==> flow/design.v <==
module gray_to_bin #(parameter WIDTH = 4) (
    input [WIDTH-1:0] gray,
    output reg [WIDTH-1:0] bin
);
    integer i;
    always @* begin
        bin[WIDTH-1] = gray[WIDTH-1];  
        for (i = WIDTH-2; i >= 0; i = i - 1) begin
            bin[i] = bin[i+1] ^ gray[i];
        end
    end
endmodule
module bin_to_gray #(parameter WIDTH = 4) (
    input [WIDTH-1:0] bin,
    output [WIDTH-1:0] gray
);
    assign gray = (bin >> 1) ^ bin;
endmodule
module read_pointer #(parameter ADDR_SIZE = 4)
(  
    input [ADDR_SIZE :0] w_ptr,
	input r_en, r_clk, r_rst_n,
    output reg empty,
	output [ADDR_SIZE-1:0] r_addr,
	output reg [ADDR_SIZE :0] r_ptr
);
reg [ADDR_SIZE:0] rbin;
wire [ADDR_SIZE:0] gray_next, bin_next;
assign bin_next = rbin + (~empty & r_en);     
bin_to_gray #(ADDR_SIZE+1) bin2gray (
    .bin(bin_next),
    .gray(gray_next)
); 
always @(posedge r_clk or negedge r_rst_n) begin
    if (!r_rst_n) begin
        rbin <= 0;
        r_ptr <= 0;
    end else begin
        rbin <= bin_next;
        r_ptr <= gray_next;
    end
end
assign r_addr = rbin[ADDR_SIZE-1:0];
wire empty_temp;
assign empty_temp = (gray_next == w_ptr);
always @(posedge r_clk or negedge r_rst_n) begin
    if (!r_rst_n) begin
        empty <= 1'b1;
    end else begin
        empty <= empty_temp;
    end
end
endmodule
Reports on read_pointer
What the tools print for read_pointer, step after step.
Line numbers count from 1 in the design file above.
Cell names lack the library's common part.
{ "design": {"top_module": "read_pointer", "clk_port": "r_clk", "cell_library": "sky130hd", "lib_corner": "tt_025C_1v80"} }

Word-level counts
Source: Yosys, flattened and elaborated, memories not mapped. Widths are those after wreduce; folded enables and synchronous resets count as part of the registers. Registers that Yosys merges into a memory's read port (data or address) are not register bits. Print and check cells do not count. Equal cells are merged and count once.
{ "word_totals": {"regBits": 11, "in_bits": 8, "out_inout_bits": 10, "wordCells": 8} }
{ "classes": {"addsub": 1, "n_eq": 1, "bitwise": 3} }
{ "op_table": {"columns": ["op", "count"], "rows": [
  ["NOT 1 -> 5 bit", 1],
  ["bitwise XOR 4 x 5 -> 5 bit", 1],
  ["bitwise AND 5 x 1 -> 5 bit", 1],
  ["adder 5 bit", 1],
  ["equality test 5 bit", 1]
]} }

Logic depth
Longest topological path by Yosys (ltp), each cell counted once; first at word level (registers and memories cut), then after technology mapping (sequential cells cut; the memories' decode and read muxes count).
{ "logic_depth": {"ltp_word": 5, "abc_area": 0, "depth_mapped": 8, "depth_no_buf": 7} }

After synthesis
Yosys stat after the flow's synthesis: flattened, memories mapped to cells. It holds for the ABC_AREA given above (unset counts as 0); a run with the other value may have another netlist.
{ "synth_totals": {"cell_count": 45, "mapped_area_um2": 556.8, "seq_area_um2": 251.5, "ff_cells": 10, "n_buf": 2} }
{ "by_type": {"columns": ["cell", "count", "area_total_um2"], "rows": [
  ["dfrtp_1", 9, 225.216],
  ["xnor2_1", 7, 61.309],
  ["xnor3_1", 2, 45.043],
  ["xor2_1", 5, 43.792],
  ["dfstp_2", 1, 26.275],
  ["ha_1", 2, 25.024],
  ["nand3_1", 3, 15.014],
  ["o211ai_2", 1, 12.512],
  ["a21boi_2", 1, 11.261],
  ["buf_6", 1, 11.261],
  ["nor3_2", 1, 10.01],
  ["a21oi_2", 1, 8.758],
  ["a2bb2oi_1", 1, 8.758],
  ["a21o_1", 1, 7.507],
  ["inv_1", 2, 7.507],
  ["nand2_1", 2, 7.507],
  ["and2_1", 1, 6.256],
  ["and3_1", 1, 6.256]
]} }
Not listed: further types 3, cells in them 3.
The figures by module come from a second, unflattened synthesis with its own total; it is not the netlist above.
{ "hier_totals": {"hier_cells": 35, "area_unflattened_um2": 475.5} }
Rows give one instance, submodules left out.
{ "modules": {"columns": ["mod", "n_inst", "n_cells", "area_um2", "seq_area_um2"], "rows": [
  ["read_pointer", 1, 30, 432.9, 276.5],
  ["bin_to_gray (WIDTH=5)", 1, 5, 42.5, 0.0]
]} }

Timing after synthesis
Path of least setup slack by OpenSTA after synthesis, without wires, with an ideal clock, recovery checks aside; 20% of the period is set as input and as output delay. Where synthesis merged equal registers, the netlist keeps one of their names.
{ "synth_path": {"kind": "reg-to-reg", "start": "register empty", "end": "register empty", "tclk_ps": 1870, "setup_time_ps": 68, "launch_ps": 0, "arrival_time_ps": 1822, "required_ps": 1802, "slack_ps": -20, "delay_ps": 1890, "driving_pins": 9, "path_buffers": 1, "synth_period_reached_ps": 1890} }
"delay_ps" is the arrival time less input delay plus setup time.
"driving_pins": output pins that drive a net of the path, with the launching flip-flop's if there is one; two outputs of one cell count as two.
"synth_period_reached_ps" = period - worst setup slack (recovery checks aside). The figure is calculated, with input and output delays left at 20% of the set period.
Between the ends stands the longest chain of elaborated cells between them, by number of cells; it is not shown to be the way that was timed. Of several equally long chains one is given.
A line is the first line of the expression or statement that the cell stems from. Yosys adds cells for indexed reads and writes and turns some case tables into memories.
{ "synth_between": {"path_cell_list": "dfstp_2 > nor2b_1 > ha_1 > ha_1 > buf_2 > xnor3_1 > nor3_2 > o211ai_2 > a21oi_2", "elab_chain_cells": 5, "cells_between": 5, "lines_between": 3, "classes_between": "1 x add/sub; 1 x eq/ne; 3 x logic"} }
{ "synth_lines": {"columns": ["item", "line", "rtl"], "rows": [
  ["start, declared", 23, "output reg empty,"],
  ["start, assigned", 48, "empty <= 1'b1;"],
  ["start, assigned", 50, "empty <= empty_temp;"],
  ["NOT 1 -> 5 bit", 29, "assign bin_next = rbin + (~empty & r_en);"],
  ["bitwise AND 5 x 1 -> 5 bit", 29, null],
  ["adder 5 bit", 29, null],
  ["bitwise XOR 4 x 5 -> 5 bit", 17, "assign gray = (bin >> 1) ^ bin;"],
  ["equality test 5 bit", 45, "assign empty_temp = (gray_next == w_ptr);"],
  ["end, assigned", 48, null],
  ["end, assigned", 50, null],
  ["end, declared", 23, null]
]} }

Worst path after layout
Path of least setup slack in the final report of run 2 (OpenROAD, finished layout, wires in). Where an end is a register, its clock arrival counts in the times.
The path's times are printed in steps of 10 ps; the period is the one set.
{ "layout_path": {"kind": "input-to-reg", "start": "input port r_en", "end": "register r_ptr[3]", "tclk_ps": 2370, "input_delay_ps": 470, "setup_time_ps": 120, "launch_ps": 470, "arrival_time_ps": 2270, "required_ps": 2500, "slack_ps": 230, "driving_pins": 8, "path_buffers": 1} }
Between the ends stands the longest chain of elaborated cells between them, by number of cells; it is not shown to be the way that was timed. Of several equally long chains one is given.
{ "layout_between": {"path_cell_list": "clkdlybuf4s50_1 > nor2b_1 > ha_1 > ha_1 > nand2b_1 > a2bb2oi_1 > nand2_1 > xor2_1", "elab_chain_cells": 3, "cells_between": 3, "lines_between": 2, "classes_between": "1 x add/sub; 2 x logic"} }
{ "layout_lines": {"columns": ["item", "line", "rtl"], "rows": [
  ["start, declared", 22, "input r_en, r_clk, r_rst_n,"],
  ["bitwise AND 5 x 1 -> 5 bit", 29, "assign bin_next = rbin + (~empty & r_en);"],
  ["adder 5 bit", 29, null],
  ["bitwise XOR 4 x 5 -> 5 bit", 17, "assign gray = (bin >> 1) ^ bin;"],
  ["end, assigned", 37, "r_ptr <= 0;"],
  ["end, assigned", 40, "r_ptr <= gray_next;"],
  ["end, declared", 25, "output reg [ADDR_SIZE :0] r_ptr"]
]} }

read_pointer through Yosys and OpenROAD on sky130hd: 2 stored runs, unordered, with their settings and measured results. The constraints put input and output delay at 20% of the set period each and load the outputs with 0.01 pF.
"period achieved": clock period set for the run, less the worst setup slack. It is reckoned from that one timing run; input and output delays stay at 20% of the period that was set.
"critical path time" is the time allowed to the run's worst setup path (the clock period less input and output delay, where it has them) less its slack. Clock arrival times count: a late capture clock shortens it, a late launch clock lengthens it.
"critical path time" is given in steps of 10 ps.

==> run 1: settings <==
{ "period_ns": 2.35, "CORE_UTILIZATION": 59, "PLACE_DENSITY_LB_ADDON": 0.17, "CORE_ASPECT_RATIO": 1.26, "CELL_PAD_IN_SITES_DETAIL_PLACEMENT": 2, "TNS_END_PERCENT": 75, "GPL_ROUTABILITY_DRIVEN": 1, "CAP_MARGIN": 20, "CORE_MARGIN": 2, "SLEW_MARGIN": 20 }
==> run 1: results <==
no final report: floorplanning broke off with PDN-0185

==> run 2: settings <==
{ "period_ns": 2.37, "CORE_UTILIZATION": 53, "PLACE_DENSITY": 0.92, "CELL_PAD_IN_SITES_GLOBAL_PLACEMENT": 1, "TNS_END_PERCENT": 60, "GPL_TIMING_DRIVEN": 1, "CTS_CLUSTER_SIZE": 58, "MIN_ROUTING_LAYER": "met2", "MAX_ROUTING_LAYER": "met5", "CAP_MARGIN": 20, "CORE_MARGIN": 2, "SLEW_MARGIN": 20 }
==> run 2: results <==
standard-cell area of the final layout: 763.2 um^2
worst setup slack after layout: 229 ps
critical path time: 1670 ps
class of the worst setup path: input-to-reg
period achieved: 2141 ps
die footprint: 1325.7 um^2
netlist area reported by Yosys: 556.8 um^2
sum of negative setup slack: 0 ps
